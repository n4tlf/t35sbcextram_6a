==> flow/design.v <==
module cpuDIMux
    (
    input [7:0] romData,
    input [7:0] ramaData,
    input [7:0] s100DataIn,
    input [7:0] ledread,
    input [7:0] iobyte,
    input   reset_cs,
    input   rom_cs,
    input   ram_cs,
    input   inPortcon_cs,
    input   inLED_cs,
    input   iobyteIn_cs,
    input   pll0_250MHz,
    output wire [7:0] outData
    );
reg [7:0] selectedData;
always @(posedge pll0_250MHz) begin
    if (rom_cs)
        selectedData <= romData;
    else if(inPortcon_cs)
        selectedData <= s100DataIn;
    else if (ram_cs)
        selectedData <= ramaData;
    else if (inLED_cs)
        selectedData <= ledread;
    else if (iobyteIn_cs)
        selectedData <= iobyte;
    else if (reset_cs)
        selectedData <= 8'h00;    
    end
    assign outData = selectedData;
endmodule
# Tool chain data of cpuDIMux
# Tool output for the design above, in the order of the flow.
# Line numbers count from 1 in the design file above.
# Library cell names are shortened.
# Not given: --
[design]
top = "cpuDIMux"
clock = "pll0_250MHz"
library = "sky130hd"
corner = "tt_025C_1v80"

# Elaborated design
# Source: Yosys, flattened and elaborated, memories not mapped. Widths are those after wreduce. Registers that Yosys merges into a memory's read port (data or address) are not register bits. Print and check cells do not count. Equal cells are merged and count once.
[op_classes]
muxes = 6
reduce_and_logical = 1
[ops]
columns = ["operator", "count"]
rows = [
  ["two-way mux 8 bit", 6],
  ["nonzero test 6 bit", 1],
]
[word_totals]
reg_bits = 8
input_bits = 47
output_inout_bits = 8

# Longest topological paths
# Yosys ltp: most cells in a row. Word level: on the elaborated netlist, between registers, memories and ports. Mapped: between sequential cells and ports; inverters and the memories' decode and read muxes count.
[depth]
word_depth = 6
ABC_AREA = 0
depth_mapped = 4

# Synthesis result
# Yosys stat after the flow's synthesis: flattened, memories mapped to cells. It holds for the ABC_AREA given above (unset counts as 0); a run with the other value may have another netlist.
# Totals and module areas in this step are rounded.
[synth_totals]
stdcells = 60
synth_area_um2 = 560
seqArea_um2 = 240
ffs = 8
n_buf = 4
[by_type]
columns = ["cell", "count", "area_total_um2"]
rows = [
  ["edfxtp_1", 8, 240.23],
  ["a41oi_1", 8, 70.067],
  ["nand2_1", 16, 60.058],
  ["nand3b_1", 8, 60.058],
  ["o22ai_1", 7, 43.792],
  ["nor3b_4", 1, 18.768],
  ["buf_4", 2, 15.014],
  ["nor2_1", 3, 11.261],
  ["or3b_1", 1, 8.758],
  ["nand2b_1", 1, 6.256],
  ["buf_2", 1, 5.005],
  ["nand3_1", 1, 5.005],
  ["o21ai_0", 1, 5.005],
  ["buf_1", 1, 3.754],
  ["inv_1", 1, 3.754],
]

# Path before layout
# Path of least setup slack by OpenSTA after synthesis, without wires, with an ideal clock, recovery checks aside; 20% of the period is set as input and as output delay. Where synthesis merged equal registers, the netlist keeps one of their names.
[synth_timing]
path_type = "in2reg"
from = "input inPortcon_cs"
to = "register selectedData[0]"
tclk_ps = 1520
input_delay_ps = 304
setup_ps = 334
arrival_ps = 932
t_required_ps = 1186
path_slack_ps = 253
path_delay_ps = 962
path_stages = 2
synth_period_reached_ps = 1267
# "path_delay_ps" = arrival - input delay + setup time.
# "path_stages": output pins that drive a net of the path, with the launching flip-flop's if there is one; two outputs of one cell count as two.
# "synth_period_reached_ps" = period - worst setup slack (recovery checks aside). The figure is calculated, with input and output delays left at 20% of the set period.
# The rows between start and end are the longest chain of elaborated cells between them; the timing report does not say that the signal goes this way. Where chains are equally long, one stands for them.
# A line is the first line of the expression or statement that the cell stems from. Yosys adds cells for indexed reads and writes and turns some case tables into memories.
# A register here has more assigning lines than the two given.
# Only ways into the end's enable, where the timed path ends, are counted here.
[synth_between]
path_cell_list = "nor2_1 > nand3_1"
elab_chain_len = 1
[synth_rtl]
columns = ["item", "line_no", "source"]
rows = [
  ["from (decl)", 11, "input   inPortcon_cs,"],
  ["nonzero test 6 bit", "--", ""],
  ["to (assign)", 20, "selectedData <= romData;"],
  ["to (assign)", 22, "selectedData <= s100DataIn;"],
  ["to (decl)", 17, "reg [7:0] selectedData;"],
]

# 2 stored runs of cpuDIMux in the flow (synthesis by Yosys, layout by OpenROAD, sky130hd cells), in arbitrary order. Constraints: input delay and output delay 20% of the set period each, output load 0.01 pF.

[[run]]
name = "record 1"
[run.settings]
period_ns = 0.962
CORE_UTILIZATION = 46
SETUP_SLACK_MARGIN = 0.19
PLACE_DENSITY_LB_ADDON = 0.11
HOLD_SLACK_MARGIN = 0.15
CORE_MARGIN = 4
ABC_AREA = 0
GPL_TIMING_DRIVEN = 1
MAX_ROUTING_LAYER = "met5"
CAP_MARGIN = 20
SLEW_MARGIN = 20
[run.results]
outcome = "stopped before the end: placement reported FLW-0024"

[[run]]
name = "record 2"
[run.settings]
period_ns = 1.0
CORE_UTILIZATION = 50
PLACE_DENSITY = 0.36
CORE_ASPECT_RATIO = 0.55
CORE_MARGIN = 7
CELL_PAD_IN_SITES_GLOBAL_PLACEMENT = 0
CELL_PAD_IN_SITES_DETAIL_PLACEMENT = 0
ABC_AREA = 1
GPL_ROUTABILITY_DRIVEN = 1
CTS_CLUSTER_SIZE = 56
CAP_MARGIN = 0
SLEW_MARGIN = 20
[run.results]
outcome = "stopped before the end: floorplanning reported PDN-0185"
